==> flow/design.v <==
`default_nettype none
module EdgeUp (clk, reset, in, out);
input clk, reset, in;
output out;
reg last = 1'b1;  
reg l_out;
always @(posedge clk)
if (reset == 1'b1) begin
	last <= 1'b1;
	l_out <= 1'b0;
end else begin
	if ((last == 1'b0) && (in == 1'b1))
		l_out <= 1'b1;
	else
		l_out <= 1'b0;
	last <= in;
end  
assign out = l_out;
endmodule
`default_nettype none
module vga640x480(
   input wire clk,
	input wire clk25Mhz,
	input wire reset,
	output wire vga_hs,
   output wire vga_vs,
	output wire vga_videoon,
	output wire vga_offscreen,
	output wire [9:0] hcounter_out,
	output wire [9:0] vcounter_out
	);
reg [9:0] hcounter;
reg [9:0] vcounter;
wire edgeUp_clk25M;
EdgeUp EU_Clk25M (.clk(clk), .reset(reset), .in(clk25Mhz), .out(edgeUp_clk25M));
always @(posedge clk)
if (reset == 1'b1) begin
	hcounter <= 0;
	vcounter <= 0;
end else begin
	if (edgeUp_clk25M == 1'b1) begin
		if (hcounter != 799) begin
			hcounter <= hcounter + 1;
		end else begin
			hcounter <= 0;
			if (vcounter != 520) begin
				vcounter <= vcounter + 1;
			end else begin
				vcounter <= 0;
			end  
		end  
	end  
end  
assign vga_hs = (hcounter < 96) ? 1'b0 : 1'b1;
assign vga_vs = (vcounter < 2) ? 1'b0 : 1'b1;
assign vga_videoon = ((hcounter >= 144) && (hcounter < 784) && (vcounter >= 31) && (vcounter < 510))
			? 1'b1 : 1'b0;
assign vga_offscreen = ((vcounter < 31) || (vcounter >= 511)) ? 1'b1 : 1'b0;  
assign hcounter_out = (hcounter >= 144)  ? (hcounter - 144) : 10'd0;
assign vcounter_out = (vcounter >= 31) ? (vcounter - 31) : 10'd0;
endmodule
`default_nettype none
module vga_bounceball(
			input wire clk,
			input wire nreset,
			output wire vga_hs,
			output wire vga_vs,
			output wire [2:0] red,
			output wire [2:0] green,
			output wire [2:0] blue,
			output wire led1,  
			output wire led2,  
			output wire [7:0] dac  
        );
wire reset;
assign reset = ! nreset;
reg l_led1 = 0; reg l_led2 = 0;
assign led1 = l_led1; assign led2 = l_led2;
assign dac[7:0]=xpos_ball[9:2];  
wire [9:0] hc;  
wire [9:0] vc;  
wire videoactive;
wire offscreen;  
reg [9:0] xpos_ball;  
reg [9:0] ypos_ball;  
wire pixel_ball;  
reg ball_dir_hor;  
reg ball_dir_ver;  
wire pixel_edge;  
reg [1:0] state;
reg clk25out;
reg clk25c;  
reg clk25pulse;
wire coll_edge_top;
wire coll_edge_right;
wire coll_edge_bottom;
wire coll_edge_left;
reg collmem_top;
reg collmem_right;
reg collmem_bottom;
reg collmem_left;
vga640x480 vga1 (.clk(clk) , .clk25Mhz(clk25out), .reset(reset),
								.vga_hs(vga_hs), .vga_vs(vga_vs), .vga_videoon(videoactive),
								.vga_offscreen(offscreen), .hcounter_out(hc), .vcounter_out(vc));
wire ball_tmp;
assign ball_tmp = (((hc - xpos_ball) <= 5) &&  ((vc - ypos_ball) <= 5)) ? 1'b1 : 1'b0;
assign pixel_ball = ball_tmp & videoactive;
vga_screenedge egde  (.vidactive(videoactive),
					.xpos_vga(hc), .ypos_vga(vc),
					.vidout(pixel_edge),
					.collision_top(coll_edge_top), .collision_right(coll_edge_right),
					.collision_bottom(coll_edge_bottom),.collision_left(coll_edge_left));
assign red   = (((pixel_ball || pixel_edge)) && (videoactive == 1)) ? 3'b111: 3'b000;
assign green = (((pixel_ball ^ pixel_edge)) && (videoactive == 1)) ? 3'b111 : 3'b000;
assign blue  = (((pixel_ball ^ pixel_edge)) && (videoactive == 1)) ? 3'b111 : 3'b000;
always @(posedge clk) 
if (reset == 1) begin
	clk25c	<= 0;
	clk25out <= 0;
	clk25pulse <= 0;
	xpos_ball<=628;
	ypos_ball<=467;
	ball_dir_hor<=0;
	ball_dir_ver<=0;
	collmem_top<=0;
	collmem_right<=0;
	collmem_bottom<=0;
	collmem_left<=0;
	state <= 0;
end else begin
	if (clk25c == 1) begin
		clk25out <= ! clk25out;
	end
	clk25c <= ! clk25c;
	clk25pulse <= clk25c & clk25out;
	case (state)
		0 : begin
l_led1=0; l_led2=0;  
				collmem_top<=0;
				collmem_right<=0;
				collmem_bottom<=0;
				collmem_left<=0;
				if (offscreen == 0) begin
					state <= 1;
				end
			end
		1 : begin
l_led1=0; l_led2=1;  
				if (offscreen == 1) begin
					state <= 2;
				end else begin
					if (pixel_ball == 1) begin
						if (coll_edge_top == 1) begin
							collmem_top <= 1'b1;
						end
						if (coll_edge_right == 1) begin
							collmem_right <= 1'b1;
						end
						if (coll_edge_bottom == 1) begin
							collmem_bottom <= 1'b1;
						end
						if (coll_edge_left == 1) begin
							collmem_left <= 1'b1;
						end
					end
				end
			end
		2: begin
l_led1=1; l_led2=0;  
				if ((collmem_top == 1) & (collmem_bottom == 0))begin
					ball_dir_ver <= 1;  
				end
				if ((collmem_bottom == 1) & (collmem_top == 0)) begin
					ball_dir_ver <= 0;  
				end
				if ((collmem_left == 1) & (collmem_right == 0 )) begin
					ball_dir_hor <= 1;  
				end
				if ((collmem_right == 1) & (collmem_left == 0)) begin
					ball_dir_hor <= 0;  
				end
				state <= 3;
			end		
		3: begin
l_led1=1; l_led2=1;  
				if (ball_dir_hor == 0) begin
					if (xpos_ball == 639) begin
						xpos_ball <= 0;
					end else begin
						xpos_ball <= xpos_ball + 1;
					end
				end else begin
					if (xpos_ball == 0) begin
						xpos_ball <= 639;
					end else begin
						xpos_ball <= xpos_ball - 1;
					end
				end
				if (ball_dir_ver == 0) begin
					if (ypos_ball == 479) begin
						ypos_ball <= 0;
					end else begin
						ypos_ball <= ypos_ball + 1;
					end
				end else begin
					if (ypos_ball == 0) begin
						ypos_ball <= 479;
					end else begin
						ypos_ball <= ypos_ball - 1;
					end
				end
				state <= 0;
			end
		default :
			state <= 0;
	endcase
end  
endmodule
`default_nettype none
module vga_screenedge(
		input wire vidactive,
		input wire[9:0] xpos_vga,
		input wire[9:0] ypos_vga,
		output wire vidout,
		output wire collision_top, 
		output wire collision_right,
		output wire collision_bottom,
		output wire collision_left
);
parameter EDGE=5;
wire edge_of_screen;
wire coll_top;
wire coll_right;
wire coll_bottom;
wire coll_left;
assign edge_of_screen = ((xpos_vga < EDGE ) || (xpos_vga >= 640-EDGE) || (ypos_vga < EDGE ) || (ypos_vga >= 480-EDGE)) ? 1'b1 : 1'b0;
assign coll_right = (xpos_vga == EDGE) ? 1'b1 : 1'b0;  
assign coll_left = (xpos_vga == 640-EDGE+1) ? 1'b1 : 1'b0;  
assign coll_bottom = (ypos_vga == EDGE) ? 1'b1 : 1'b0;  
assign coll_top = (ypos_vga == 480-EDGE+1) ? 1'b1 : 1'b0;  
assign vidout = edge_of_screen & vidactive;
assign collision_top = coll_top & vidactive;
assign collision_right = coll_right & vidactive;
assign collision_bottom = coll_bottom & vidactive;
assign collision_left = coll_left & vidactive;
endmodule
Reports on vga_bounceball --
The steps from the RTL of vga_bounceball to its reports follow in flow order. Lines are those of the file above, counted from 1. Library cell names are shortened. Not given: -
Design: top module vga_bounceball, clock clk, cell library sky130hd, corner tt_025C_1v80

Word-level counts --
Source: Yosys, flattened and elaborated, memories not mapped. Widths are those after wreduce. Registers that Yosys merges into a memory's read port (data or address) are not register bits. Print and check cells do not count.
Operators by class: add/subtract/negate cells 10, $lt $le $gt $ge 14, equality and inequality tests 19, mux-type cells 48, bitwise logic cells 17, reductions and logical operators 33
Operators with widths (count):
- 2-to-1 mux 10 bit | 10
- <= comparator 32 x 3 -> 1 bit (second input constant) | 2
- adder 10 x 1 -> 10 bit (second input constant) | 4
- 2-to-1 mux 1 bit | 27
- subtractor 10 x 10 -> 11 bit | 2
- subtractor 10 x 1 -> 10 bit (second input constant) | 2
- equality test 10 bit (second input constant) | 2
- inequality test 10 bit (second input constant) | 2
- < comparator 10 x 3 -> 1 bit (second input constant) | 2
- equality test 10 x 3 -> 1 bit (second input constant) | 2
- greater-or-equal comparator 10 x 9 -> 1 bit (second input constant) | 2
- equality test 10 x 9 -> 1 bit (second input constant) | 2
- zero test 10 bit | 2
- AND reduction 4 bit | 4
- case mux 1 bit (select 2 bit) | 6
- AND 1 bit | 10
- greater-or-equal comparator 10 bit (second input constant) | 1
- < comparator 10 bit (second input constant) | 1
- < comparator 10 x 2 -> 1 bit (second input constant) | 1
- subtractor 10 x 5 -> 10 bit (second input constant) | 1
- greater-or-equal comparator 10 x 5 -> 1 bit (second input constant) | 1
- < comparator 10 x 5 -> 1 bit (second input constant) | 1
- < comparator 10 x 7 -> 1 bit (second input constant) | 1
- subtractor 10 x 8 -> 10 bit (second input constant) | 1
- greater-or-equal comparator 10 x 8 -> 1 bit (second input constant) | 1
- < comparator 10 x 9 -> 1 bit (second input constant) | 1
- inequality test 2 x 1 -> 1 bit (second input constant) | 5
- OR reduction 2 bit | 4
Not listed: further kinds 16, cells in them 41.
Word-level totals: bits in registers 54, input bits 2, output and inout port bits 21, cells after elaboration 158

Depth --
Yosys ltp: most cells in a row. Word level: on the elaborated netlist, between registers, memories and ports. Mapped: between sequential cells and ports; inverters and the memories' decode and read muxes count.
Depth: word-level depth 11, ABC_AREA 0, mapped depth 20

After synthesis --
Source: synth_stat.txt of the flow (Yosys; design flattened, memories mapped). It holds for the ABC_AREA given above (unset counts as 0); a run with the other value may have another netlist.
Cells by type:
- dfxtp_1 | count 54, area in all 1.08E+03 µm²
- ha_1 | count 32, area in all 400.384 µm²
- nor2_1 | count 74, area in all 277.766 µm²
- nand2_1 | count 60, area in all 225.216 µm²
- o21ai_0 | count 43, area in all 215.206 µm²
- xnor2_1 | count 21, area in all 183.926 µm²
- a21oi_1 | count 34, area in all 170.163 µm²
- inv_1 | count 45, area in all 168.912 µm²
- nand3_1 | count 29, area in all 145.139 µm²
- nor3_1 | count 27, area in all 135.13 µm²
- buf_4 | count 17, area in all 127.622 µm²
- nand4_1 | count 19, area in all 118.864 µm²
- xor2_1 | count 10, area in all 87.584 µm²
- clkbuf_1 | count 23, area in all 86.333 µm²
- mux2i_1 | count 8, area in all 80.077 µm²
- nor2b_1 | count 12, area in all 75.072 µm²
- nand2b_1 | count 11, area in all 68.816 µm²
- o211ai_1 | count 9, area in all 67.565 µm²
Other cell types: 66; their cells: 159.
Mapped netlist: standard cells after synthesis 687, mapped area 5076.1 µm², flip-flop cells 56, buffer cells 51
The figures by module come from a second, unflattened synthesis with its own total; it is not the netlist above.
Second synthesis, totals: cells (unflattened synthesis) 667, area total of the unflattened synthesis 4983.5 µm²
Each row is one instance without its submodules.
By module:
- vga_bounceball | times used 1, cells 440, area 3279.4 µm², seq. area 700.7 µm²
- vga640x480 | times used 1, cells 194, area 1467.7 µm², seq. area 400.4 µm²
- vga_screenedge | times used 1, cells 29, area 177.7 µm², seq. area 0.0 µm²
- EdgeUp | times used 1, cells 4, area 58.8 µm², seq. area 40.0 µm²

Path before layout --
OpenSTA on the mapped netlist: ideal clock, no wires. The path of least setup slack (recovery checks aside). Input and output delay are each 20% of the period. Register names are those of the netlist, which keeps one name where synthesis merged equal registers.
Timing post-synthesis: path type reg-to-output, start register vga1.hcounter[4], end output port blue[1], clock period 7920 ps, output delay 1584 ps, time at the first pin 0 ps, arrival time 4035 ps, required time 6336 ps, slack 2301 ps, delay of the path 4035 ps, stages 19, path buffers 1, period reached after synthesis 5619 ps
"delay of the path" is the arrival time less input delay plus setup time. At an output port there is no setup time. "stages" counts driving pins, that of a launching flip-flop among them; a cell with two outputs on the path counts twice. "period reached after synthesis" is the clock period less the worst setup slack; recovery checks do not enter. This is arithmetic on one report: input and output delays are still those of the set period (20% each). Between the ends stands the longest chain of elaborated cells between them, by number of cells; it is not shown to be the way that was timed. Of several equally long chains one is given. A line is the first line of the expression or statement that the cell stems from. Yosys adds cells for indexed reads and writes and turns some case tables into memories. A register here has more assigning lines than the two given.
Between the ends, post-synthesis: path through dfxtp_1 > inv_1 > ha_1 > nand2b_4 > a211o_1 > or2_1 > and2_4 > ha_1 > inv_1 > a22o_1 > or3_1 > nor4_1 > and4b_1 > nand4_1 > a2111oi_0 > nand3_1 > ha_1 > and2_1 > buf_4, length of the longest elaborated chain 11
RTL lines, path post-synthesis:
- from (decl) | RTL line 32 | reg [9:0] hcounter;
- from (assign) | RTL line 38 | hcounter <= 0;
- from (assign) | RTL line 43 | hcounter <= hcounter + 1;
- greater-or-equal comparator 10 x 8 -> 1 bit | RTL line 59 | assign hcounter_out = (hcounter >= 144)  ? (hcounter - 144) : 10'd0;
- 2-to-1 mux 10 bit | RTL line 59
- < comparator 10 x 3 -> 1 bit | RTL line 236 | assign edge_of_screen = ((xpos_vga < EDGE ) || (xpos_vga >= 640-EDGE) || (ypos_vga < EDGE ) || (ypos_vga >= 48 ...
- logical OR 1 bit x3 | RTL line 236
- 2-to-1 mux 1 bit | RTL line 236
- AND 1 bit | RTL line 241 | assign vidout = edge_of_screen & vidactive;
- XOR 1 bit | RTL line 115 | assign blue  = (((pixel_ball ^ pixel_edge)) && (videoactive == 1)) ? 3'b111 : 3'b000;
- logical AND 1 bit | RTL line 115
- 2-to-1 mux 3 bit | RTL line 115
- to (decl) | RTL line 70 | output wire [2:0] blue,
Some nets on the timed path still bear RTL names; the line given drives or declares the net.
Nets with RTL names, path post-synthesis (RTL line):
- blue[0] | 115

Timing after layout --
Path of least setup slack in the final report of run A (OpenROAD, finished layout, wires in). Where an end is a register, its clock arrival counts in the times. The report prints the path's times to 10 ps; the period is as set.
Timing post-layout: path type reg-to-output, start register vga1.vcounter[0], end output port red[1], clock period 8410 ps, output delay 1680 ps, time at the first pin 320 ps, arrival time 5490 ps, required time 6730 ps, slack 1240 ps, stages 18, path buffers 1
Between the ends stands the longest chain of elaborated cells between them, by number of cells; it is not shown to be the way that was timed. Of several equally long chains one is given. A register here has more assigning lines than the two given.
Between the ends, post-layout: path through dfxtp_2 > ha_4 > a41o_2 > nor3_4 > nor2_2 > inv_1 > ha_1 > fa_1 > nand2b_1 > a21oi_2 > nor2_2 > nor3_1 > o21ai_0 > a211oi_1 > nand3_1 > ha_1 > nor2b_1 > clkdlybuf4s50_1, length of the longest elaborated chain 10
RTL lines, path post-layout:
- from (decl) | RTL line 33 | reg [9:0] vcounter;
- from (assign) | RTL line 39 | vcounter <= 0;
- from (assign) | RTL line 47 | vcounter <= vcounter + 1;
- subtractor 10 x 5 -> 10 bit | RTL line 60 | assign vcounter_out = (vcounter >= 31) ? (vcounter - 31) : 10'd0;
- 2-to-1 mux 10 bit | RTL line 60
- subtractor 10 x 10 -> 11 bit | RTL line 106 | assign ball_tmp = (((hc - xpos_ball) <= 5) &&  ((vc - ypos_ball) <= 5)) ? 1'b1 : 1'b0;
- <= comparator 32 x 3 -> 1 bit | RTL line 106
- logical AND 1 bit | RTL line 106
- 2-to-1 mux 1 bit | RTL line 106
- AND 1 bit | RTL line 107 | assign pixel_ball = ball_tmp & videoactive;
- logical OR 1 bit | RTL line 113 | assign red   = (((pixel_ball || pixel_edge)) && (videoactive == 1)) ? 3'b111: 3'b000;
- logical AND 1 bit | RTL line 113
- 2-to-1 mux 3 bit | RTL line 113
- to (decl) | RTL line 68 | output wire [2:0] red,

Lab notebook: vga_bounceball

Measured data: module vga_bounceball, platform sky130hd, 2 stored runs of the flow under differing settings, order arbitrary. Input and output delays are each 20% of the period that was set; the output load is 0.01 pF.
"clock period achieved" = clock period - worst setup slack. The figure is calculated, with input and output delays left at 20% of the set period.
"critical setup path time": the worst setup path's part of the clock period (all of it between registers, 20% less for each end at a port) less its slack. A launch clock that arrives late makes it longer, a capture clock that arrives late makes it shorter.
"power consumption": no workload was simulated; the value follows from the tool's default switching activity.
"critical setup path time" is given in steps of 10 ps.

[run A] flow files
==> flow/run.sh <==
#!/bin/bash
# the make line also repeats the synthesis and layout settings of config.mk as NAME=value (left out here)
make -C /OpenROAD-flow-scripts/flow DESIGN_CONFIG=/design/flow/config.mk WORK_HOME=/design/flow/orfs CLKGATE_MAP_FILE= finish
==> flow/config.mk <==
export PLATFORM = sky130hd
export DESIGN_NAME = vga_bounceball
export DESIGN_NICKNAME = vga_bounceball
export VERILOG_FILES = /design/flow/design.v
export SDC_FILE = /design/flow/constraint.sdc
export NUM_CORES = 4
export LEC_CHECK = 0
export CAP_MARGIN = 0
export CELL_PAD_IN_SITES_DETAIL_PLACEMENT = 2
export CELL_PAD_IN_SITES_GLOBAL_PLACEMENT = 1
export CORE_ASPECT_RATIO = 1.37
export CORE_MARGIN = 2
export CORE_UTILIZATION = 47
export CTS_CLUSTER_SIZE = 91
export PLACE_DENSITY_LB_ADDON = 0.13
export SETUP_SLACK_MARGIN = 1.62
export SLEW_MARGIN = 20
export TNS_END_PERCENT = 15
==> flow/constraint.sdc <==
create_clock -name core_clock -period 8.41 [get_ports {clk}]
set_input_delay 1.6820 -clock core_clock [delete_from_list [all_inputs] [get_ports {clk}]]
set_output_delay 1.6820 -clock core_clock [all_outputs]
set_load 0.01 [all_outputs]

[run A] result: cell area after synthesis 5076.1 µm²; overall die area 11658.1 µm²; standard-cell area of the final layout 5494.0 µm²; utilization in the final report 52.0 %; worst setup slack after layout 1241 ps; final setup TNS 0 ps; worst hold slack in the final report 432 ps; power consumption 0.5168 mW; clock period achieved 7169 ps; critical setup path time 5490 ps; class of the worst setup path reg-to-output

[run B] flow files
==> flow/run.sh <==
#!/bin/bash
# the make line also repeats the synthesis and layout settings of config.mk as NAME=value (left out here)
make -C /OpenROAD-flow-scripts/flow DESIGN_CONFIG=/design/flow/config.mk WORK_HOME=/design/flow/orfs CLKGATE_MAP_FILE= finish
==> flow/config.mk <==
export PLATFORM = sky130hd
export DESIGN_NAME = vga_bounceball
export DESIGN_NICKNAME = vga_bounceball
export VERILOG_FILES = /design/flow/design.v
export SDC_FILE = /design/flow/constraint.sdc
export NUM_CORES = 4
export LEC_CHECK = 0
export ABC_AREA = 1
export CAP_MARGIN = 15
export CELL_PAD_IN_SITES_DETAIL_PLACEMENT = 1
export CORE_MARGIN = 2
export CORE_UTILIZATION = 30
export GPL_ROUTABILITY_DRIVEN = 0
export PLACE_DENSITY_LB_ADDON = 0.02
export SETUP_SLACK_MARGIN = -0.43
export SLEW_MARGIN = 20
==> flow/constraint.sdc <==
create_clock -name core_clock -period 5.23 [get_ports {clk}]
set_input_delay 1.0460 -clock core_clock [delete_from_list [all_inputs] [get_ports {clk}]]
set_output_delay 1.0460 -clock core_clock [all_outputs]
set_load 0.01 [all_outputs]

[run B] result: cell area after synthesis 4977.3 µm²; overall die area 17637.2 µm²; standard-cell area of the final layout 5639.2 µm²; utilization in the final report 34.4 %; worst setup slack after layout 208 ps; final setup TNS 0 ps; worst hold slack in the final report 402 ps; power consumption 0.8472 mW; clock period achieved 5022 ps; critical setup path time 3980 ps; class of the worst setup path reg-to-output
